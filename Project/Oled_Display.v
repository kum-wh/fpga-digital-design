==> flow/design.v <==
module Oled_Display(clk, reset, frame_begin, sending_pixels,
  sample_pixel, pixel_index, pixel_data, cs, sdin, sclk, d_cn, resn, vccen,
  pmoden,teststate);
localparam Width = 96;
localparam Height = 64;
localparam PixelCount = Width * Height;
localparam PixelCountWidth = $clog2(PixelCount);
parameter ClkFreq = 6250000;  
input clk, reset;
output frame_begin, sending_pixels, sample_pixel;
output [PixelCountWidth-1:0] pixel_index;
input [15:0] pixel_data;
output cs, sdin, sclk, d_cn, resn, vccen, pmoden;
output [4:0] teststate;
localparam FrameFreq = 60;
localparam FrameDiv = ClkFreq / FrameFreq;
localparam FrameDivWidth = $clog2(FrameDiv);
reg [FrameDivWidth-1:0] frame_counter;
assign frame_begin = frame_counter == 0;
localparam PowerDelay = 20;  
localparam ResetDelay = 3;  
localparam VccEnDelay = 20;  
localparam StartupCompleteDelay = 100;  
localparam MaxDelay = StartupCompleteDelay;
localparam MaxDelayCount = (ClkFreq * MaxDelay) / 1000;
reg [$clog2(MaxDelayCount)-1:0] delay;
localparam StateCount = 32;
localparam StateWidth = $clog2(StateCount);
localparam PowerUp = 5'b00000;
localparam Reset = 5'b00001;
localparam ReleaseReset = 5'b00011;
localparam EnableDriver = 5'b00010;
localparam DisplayOff = 5'b00110;
localparam SetRemapDisplayFormat = 5'b00111;
localparam SetStartLine = 5'b00101;
localparam SetOffset = 5'b00100;
localparam SetNormalDisplay = 5'b01100;
localparam SetMultiplexRatio = 5'b01101;
localparam SetMasterConfiguration = 5'b01111;
localparam DisablePowerSave = 5'b01110;
localparam SetPhaseAdjust = 5'b01010;
localparam SetDisplayClock = 5'b01011;
localparam SetSecondPrechargeA = 5'b01001;
localparam SetSecondPrechargeB = 5'b01000;
localparam SetSecondPrechargeC = 5'b11000;
localparam SetPrechargeLevel = 5'b11001;
localparam SetVCOMH = 5'b11011;
localparam SetMasterCurrent = 5'b11010;
localparam SetContrastA = 5'b11110;
localparam SetContrastB = 5'b11111;
localparam SetContrastC = 5'b11101;
localparam DisableScrolling = 5'b11100;
localparam ClearScreen = 5'b10100;
localparam VccEn = 5'b10101;
localparam DisplayOn = 5'b10111;
localparam PrepareNextFrame = 5'b10110;
localparam SetColAddress = 5'b10010;
localparam SetRowAddress = 5'b10011;
localparam WaitNextFrame = 5'b10001;
localparam SendPixel = 5'b10000;
assign sending_pixels = state == SendPixel;
assign resn = state != Reset;
assign d_cn = sending_pixels;
assign vccen = state == VccEn || state == DisplayOn ||
  state == PrepareNextFrame || state == SetColAddress ||
  state == SetRowAddress || state == WaitNextFrame || state == SendPixel;
assign pmoden = !reset;
reg [15:0] color;
reg [StateWidth-1:0] state;
wire [StateWidth-1:0] next_state = fsm_next_state(state, frame_begin, pixel_index);
function [StateWidth-1:0] fsm_next_state;
  input [StateWidth-1:0] state;
  input frame_begin;
  input [PixelCountWidth-1:0] pixels_remain;
  case (state)
    PowerUp: fsm_next_state = Reset;
    Reset: fsm_next_state = ReleaseReset;
    ReleaseReset: fsm_next_state = EnableDriver;
    EnableDriver: fsm_next_state = DisplayOff;
    DisplayOff: fsm_next_state = SetRemapDisplayFormat;
    SetRemapDisplayFormat: fsm_next_state = SetStartLine;
    SetStartLine: fsm_next_state = SetOffset;
    SetOffset: fsm_next_state = SetNormalDisplay;
    SetNormalDisplay: fsm_next_state = SetMultiplexRatio;
    SetMultiplexRatio: fsm_next_state = SetMasterConfiguration;
    SetMasterConfiguration: fsm_next_state = DisablePowerSave;
    DisablePowerSave: fsm_next_state = SetPhaseAdjust;
    SetPhaseAdjust: fsm_next_state = SetDisplayClock;
    SetDisplayClock: fsm_next_state = SetSecondPrechargeA;
    SetSecondPrechargeA: fsm_next_state = SetSecondPrechargeB;
    SetSecondPrechargeB: fsm_next_state = SetSecondPrechargeC;
    SetSecondPrechargeC: fsm_next_state = SetPrechargeLevel;
    SetPrechargeLevel: fsm_next_state = SetVCOMH;
    SetVCOMH: fsm_next_state = SetMasterCurrent;
    SetMasterCurrent: fsm_next_state = SetContrastA;
    SetContrastA: fsm_next_state = SetContrastB;
    SetContrastB: fsm_next_state = SetContrastC;
    SetContrastC: fsm_next_state = DisableScrolling;
    DisableScrolling: fsm_next_state = ClearScreen;
    ClearScreen: fsm_next_state = VccEn;
    VccEn: fsm_next_state = DisplayOn;
    DisplayOn: fsm_next_state = PrepareNextFrame;
    PrepareNextFrame: fsm_next_state = SetColAddress;
    SetColAddress: fsm_next_state = SetRowAddress;
    SetRowAddress: fsm_next_state = WaitNextFrame;
    WaitNextFrame: fsm_next_state = frame_begin ? SendPixel : WaitNextFrame;
    SendPixel: fsm_next_state = (pixel_index == PixelCount-1) ?
      PrepareNextFrame : SendPixel;
    default: fsm_next_state = PowerUp;
  endcase
endfunction
assign teststate=state;
localparam SpiCommandMaxWidth = 40;
localparam SpiCommandBitCountWidth = $clog2(SpiCommandMaxWidth);
reg [SpiCommandBitCountWidth-1:0] spi_word_bit_count;
reg [SpiCommandMaxWidth-1:0] spi_word;
wire spi_busy = spi_word_bit_count != 0;
assign cs = !spi_busy;
assign sclk = clk | !spi_busy;
assign sdin = spi_word[SpiCommandMaxWidth-1] & spi_busy;
assign sample_pixel = (state == WaitNextFrame && frame_begin) ||
  (sending_pixels && frame_counter[3:0] == 0);
assign pixel_index = sending_pixels ?
  frame_counter[FrameDivWidth-1:$clog2(16)] : 0;
always @(negedge clk) begin
  if (reset) begin
    frame_counter <= 0;
    delay <= 0;
    state <= 0;
    spi_word <= 0;
    spi_word_bit_count <= 0;
  end else begin
    frame_counter <= (frame_counter == FrameDiv-1) ? 0 : frame_counter + 1;
    if (spi_word_bit_count > 1) begin
      spi_word_bit_count <= spi_word_bit_count - 1;
      spi_word <= {spi_word[SpiCommandMaxWidth-2:0], 1'b0};
    end else if (delay != 0) begin
      spi_word <= 0;
      spi_word_bit_count <= 0;
      delay <= delay - 1;
    end else begin
      state <= next_state;
      case (next_state)
        PowerUp: begin
          spi_word <= 0;
          spi_word_bit_count <= 0;
          delay <= (ClkFreq * PowerDelay) / 1000;
        end
        Reset: begin
          spi_word <= 0;
          spi_word_bit_count <= 0;
          delay <= (ClkFreq * ResetDelay) / 1000;
        end
        ReleaseReset: begin
          spi_word <= 0;
          spi_word_bit_count <= 0;
          delay <= (ClkFreq * ResetDelay) / 1000;
        end
        EnableDriver: begin
          spi_word <= {16'hFD12, {SpiCommandMaxWidth-16{1'b0}}};
          spi_word_bit_count <= 16;
          delay <= 1;
        end
        DisplayOff: begin
          spi_word <= {8'hAE, {SpiCommandMaxWidth-8{1'b0}}};
          spi_word_bit_count <= 8;
          delay <= 1;
        end
        SetRemapDisplayFormat: begin
          spi_word <= {16'hA072, {SpiCommandMaxWidth-16{1'b0}}};
          spi_word_bit_count <= 16;
          delay <= 1;
        end
        SetStartLine: begin
          spi_word <= {16'hA100, {SpiCommandMaxWidth-16{1'b0}}};
          spi_word_bit_count <= 16;
          delay <= 1;
        end
        SetOffset: begin
          spi_word <= {16'hA200, {SpiCommandMaxWidth-16{1'b0}}};
          spi_word_bit_count <= 16;
          delay <= 1;
        end
        SetNormalDisplay: begin
          spi_word <= {8'hA4, {SpiCommandMaxWidth-8{1'b0}}};
          spi_word_bit_count <= 8;
          delay <= 1;
        end
        SetMultiplexRatio: begin
          spi_word <= {16'hA83F, {SpiCommandMaxWidth-16{1'b0}}};
          spi_word_bit_count <= 16;
          delay <= 1;
        end
        SetMasterConfiguration: begin
          spi_word <= {16'hAD8E, {SpiCommandMaxWidth-16{1'b0}}};
          spi_word_bit_count <= 16;
          delay <= 1;
        end
        DisablePowerSave: begin
          spi_word <= {16'hB00B, {SpiCommandMaxWidth-16{1'b0}}};
          spi_word_bit_count <= 16;
          delay <= 1;
        end
        SetPhaseAdjust: begin
          spi_word <= {16'hB131, {SpiCommandMaxWidth-16{1'b0}}};
          spi_word_bit_count <= 16;
          delay <= 1;
        end
        SetDisplayClock: begin
          spi_word <= {16'hB3F0, {SpiCommandMaxWidth-16{1'b0}}};
          spi_word_bit_count <= 16;
          delay <= 1;
        end
        SetSecondPrechargeA: begin
          spi_word <= {16'h8A64, {SpiCommandMaxWidth-16{1'b0}}};
          spi_word_bit_count <= 16;
          delay <= 1;
        end
        SetSecondPrechargeB: begin
          spi_word <= {16'h8B78, {SpiCommandMaxWidth-16{1'b0}}};
          spi_word_bit_count <= 16;
          delay <= 1;
        end
        SetSecondPrechargeC: begin
          spi_word <= {16'h8C64, {SpiCommandMaxWidth-16{1'b0}}};
          spi_word_bit_count <= 16;
          delay <= 1;
        end
        SetPrechargeLevel: begin
          spi_word <= {16'hBB3A, {SpiCommandMaxWidth-16{1'b0}}};
          spi_word_bit_count <= 16;
          delay <= 1;
        end
        SetVCOMH: begin
          spi_word <= {16'hBE3E, {SpiCommandMaxWidth-16{1'b0}}};
          spi_word_bit_count <= 16;
          delay <= 1;
        end
        SetMasterCurrent: begin
          spi_word <= {16'h8706, {SpiCommandMaxWidth-16{1'b0}}};
          spi_word_bit_count <= 16;
          delay <= 1;
        end
        SetContrastA: begin
          spi_word <= {16'h8191, {SpiCommandMaxWidth-16{1'b0}}};
          spi_word_bit_count <= 16;
          delay <= 1;
        end
        SetContrastB: begin
          spi_word <= {16'h8250, {SpiCommandMaxWidth-16{1'b0}}};
          spi_word_bit_count <= 16;
          delay <= 1;
        end
        SetContrastC: begin
          spi_word <= {16'h837D, {SpiCommandMaxWidth-16{1'b0}}};
          spi_word_bit_count <= 16;
          delay <= 1;
        end
        DisableScrolling: begin
          spi_word <= {8'h25, {SpiCommandMaxWidth-8{1'b0}}};
          spi_word_bit_count <= 8;
          delay <= 1;
        end
        ClearScreen: begin
          spi_word <= {40'h2500005F3F, {SpiCommandMaxWidth-40{1'b0}}};
          spi_word_bit_count <= 40;
          delay <= 1;
        end
        VccEn: begin
          spi_word <= 0;
          spi_word_bit_count <= 0;
          delay <= (ClkFreq * VccEnDelay) / 1000;
        end
        DisplayOn: begin
          spi_word <= {8'hAF, {SpiCommandMaxWidth-8{1'b0}}};
          spi_word_bit_count <= 8;
          delay <= (ClkFreq * StartupCompleteDelay) / 1000;
        end
        PrepareNextFrame: begin
          spi_word <= 0;
          spi_word_bit_count <= 0;
          delay <= 1;
        end
        SetColAddress: begin
          spi_word <= {24'h15005F, {SpiCommandMaxWidth-24{1'b0}}};
          spi_word_bit_count <= 24;
          delay <= 1;
        end
        SetRowAddress: begin
          spi_word <= {24'h75003F, {SpiCommandMaxWidth-24{1'b0}}};
          spi_word_bit_count <= 24;
          delay <= 1;
        end
        WaitNextFrame: begin
          spi_word <= 0;
          spi_word_bit_count <= 0;
          delay <= 0;
        end
        SendPixel: begin
          spi_word <= {pixel_data, {SpiCommandMaxWidth-16{1'b0}}};
          spi_word_bit_count <= 16;
          delay <= 0;
        end
        default: begin
          spi_word <= 0;
          spi_word_bit_count <= 0;
          delay <= 0;
        end
      endcase
    end
  end
end
endmodule
-- Tool chain data of Oled_Display
Tool output for the design above, in the order of the flow.
Line numbers count from 1 in the design file above.
Operators: Yosys type, input widths -> output width; for muxes data width and select width s.
Cell names lack the library's common part.
The mark - stands for no value.
- design top: Oled_Display
- clock: clk
- library: sky130hd
- timing corner: tt_025C_1v80

-- After elaboration
Source: Yosys, flattened and elaborated, memories not mapped. Widths are those after wreduce. Registers that Yosys merges into a memory's read port (data or address) are not register bits. Print and check cells do not count. Equal cells are merged and count once.
- multiplexer cells: 12
- $lt $le $gt $ge: 1
- bitwise operators: 4
- noted eq/ne operators: 65
- add/subtract/negate cells: 3
- reductions and logical operators: 28
- operator list (operator ; number):
    $pmux 40 s27 ; 1
    $eq 5x5->1 const B ; 32
    $pmux 5 s32 ; 1
    $pmux 20 s5 ; 1
    $eq 5x4->1 const B ; 16
    $mux 40 ; 2
    $eq 5x3->1 const B ; 8
    $pmux 6 s5 ; 1
    $reduce_or 25->1 ; 1
    $sub 20x1->20 const B ; 1
    $reduce_bool 20->1 ; 1
    $eq 5x2->1 const B ; 4
    $mux 20 ; 1
    $reduce_or 19->1 ; 1
    $add 17x1->17 const B ; 1
    $eq 17x17->1 const B ; 1
    $logic_not 17->1 ; 1
    $eq 13x13->1 const B ; 1
    $mux 13 ; 1
    $mux 6 ; 2
    $reduce_or 2->1 ; 5
    $eq 5x1->1 const B ; 2
    $logic_not 5->1 ; 2
    $logic_or 1x1->1 ; 7
    $sub 6x1->6 const B ; 1
    $gt 6x1->1 const B ; 1
    $reduce_bool 6->1 ; 1
    $reduce_or 6->1 ; 1
Not listed: further kinds 12, cells in them 15.
- elaborated cells: 119
- input bits at 18
- output and inout port bits: 28
- flip-flop bits (word level): 88

-- Depth
Yosys ltp: most cells in a row. Word level: on the elaborated netlist, between registers, memories and ports. Mapped: between sequential cells and ports; inverters and the memories' decode and read muxes count.
- depth after elaboration: 10
- ABC_AREA at 0
- noted mapped depth: 10
- depth with buffers taken out at 9

-- Netlist
Source: synth_stat.txt of the flow (Yosys; design flattened, memories mapped). It holds for the ABC_AREA given above (unset counts as 0); a run with the other value may have another netlist.
The area totals of this step are shown rounded.
- noted mapped cells: 653
- noted chip area (Yosys): 4870 µm²
- noted mapped flip-flops: 88
- cell types (cell type ; number ; total area (µm²)):
    dfxtp_1 ; 88 ; 1761.69
    nand2_1 ; 112 ; 420.403
    o21ai_0 ; 56 ; 280.269
    a21oi_1 ; 49 ; 245.235
    nor2_1 ; 62 ; 232.723
    and3_1 ; 20 ; 125.12
    clkbuf_1 ; 33 ; 123.869
    xnor2_1 ; 14 ; 122.618
    nor3_1 ; 23 ; 115.11
    xor2_1 ; 13 ; 113.859
    nor4_1 ; 18 ; 112.608
    ha_1 ; 7 ; 87.584
    or3_1 ; 13 ; 81.328
    nand3_1 ; 16 ; 80.077
    inv_1 ; 19 ; 71.318
    nand4_1 ; 8 ; 50.048
    a22oi_1 ; 6 ; 45.043
    or4_4 ; 4 ; 45.043
Not listed: further types 50, cells in them 92.

# Flow runs of Oled_Display

2 stored runs of Oled_Display in the flow (synthesis by Yosys, layout by OpenROAD, sky130hd cells), in arbitrary order. Constraints: input delay and output delay 20% of the set period each, output load 0.01 pF.
"total power after layout" is the tool's figure for a default switching activity; nothing was simulated.
Values from the reports are rounded here.

Flow run A

==> flow/run.sh <==
#!/bin/bash
# the make line also repeats the synthesis and layout settings of config.mk as NAME=value (left out here)
make -C /OpenROAD-flow-scripts/flow DESIGN_CONFIG=/design/flow/config.mk WORK_HOME=/design/flow/orfs CLKGATE_MAP_FILE= finish
==> flow/config.mk <==
export PLATFORM = sky130hd
export DESIGN_NAME = Oled_Display
export DESIGN_NICKNAME = Oled_Display
export VERILOG_FILES = /design/flow/design.v
export SDC_FILE = /design/flow/constraint.sdc
export NUM_CORES = 4
export LEC_CHECK = 0
export ABC_AREA = 0
export CAP_MARGIN = 20
export CELL_PAD_IN_SITES_GLOBAL_PLACEMENT = 3
export CORE_ASPECT_RATIO = 1.03
export CORE_MARGIN = 2
export CORE_UTILIZATION = 35
export GPL_TIMING_DRIVEN = 1
export MAX_ROUTING_LAYER = met4
export MIN_ROUTING_LAYER = met1
export PLACE_DENSITY_LB_ADDON = 0.09
export SLEW_MARGIN = 20
export TNS_END_PERCENT = 40
==> flow/constraint.sdc <==
create_clock -name core_clock -period 12.8 [get_ports {clk}]
set_input_delay 2.5600 -clock core_clock [delete_from_list [all_inputs] [get_ports {clk}]]
set_output_delay 2.5600 -clock core_clock [all_outputs]
set_load 0.01 [all_outputs]

Measured in flow run A:
- setup slack of the worst path at 1.22 ns
- noted the total power after layout: 1110 uW
- synthesis area: 4870 µm²
- noted the final worst hold slack: 0.412 ns
- noted the area inside the die boundary: 14900 µm²
- utilization: 44.9 %
- post-route setup TNS at 0.000 ns

Flow run B

==> flow/run.sh <==
#!/bin/bash
# the make line also repeats the synthesis and layout settings of config.mk as NAME=value (left out here)
make -C /OpenROAD-flow-scripts/flow DESIGN_CONFIG=/design/flow/config.mk WORK_HOME=/design/flow/orfs CLKGATE_MAP_FILE= finish
==> flow/config.mk <==
export PLATFORM = sky130hd
export DESIGN_NAME = Oled_Display
export DESIGN_NICKNAME = Oled_Display
export VERILOG_FILES = /design/flow/design.v
export SDC_FILE = /design/flow/constraint.sdc
export NUM_CORES = 4
export LEC_CHECK = 0
export CAP_MARGIN = 20
export CORE_MARGIN = 2
export CORE_UTILIZATION = 66
export SLEW_MARGIN = 20
==> flow/constraint.sdc <==
create_clock -name core_clock -period 7.16 [get_ports {clk}]
set_input_delay 1.4320 -clock core_clock [delete_from_list [all_inputs] [get_ports {clk}]]
set_output_delay 1.4320 -clock core_clock [all_outputs]
set_load 0.01 [all_outputs]

Measured in flow run B:
- setup slack of the worst path at -0.004 ns
- noted the total power after layout: 1990 uW
- synthesis area: 4870 µm²
- noted the final worst hold slack: 0.407 ns
- noted the area inside the die boundary: 8090 µm²
- utilization: 84.4 %
- post-route setup TNS at -0.004 ns
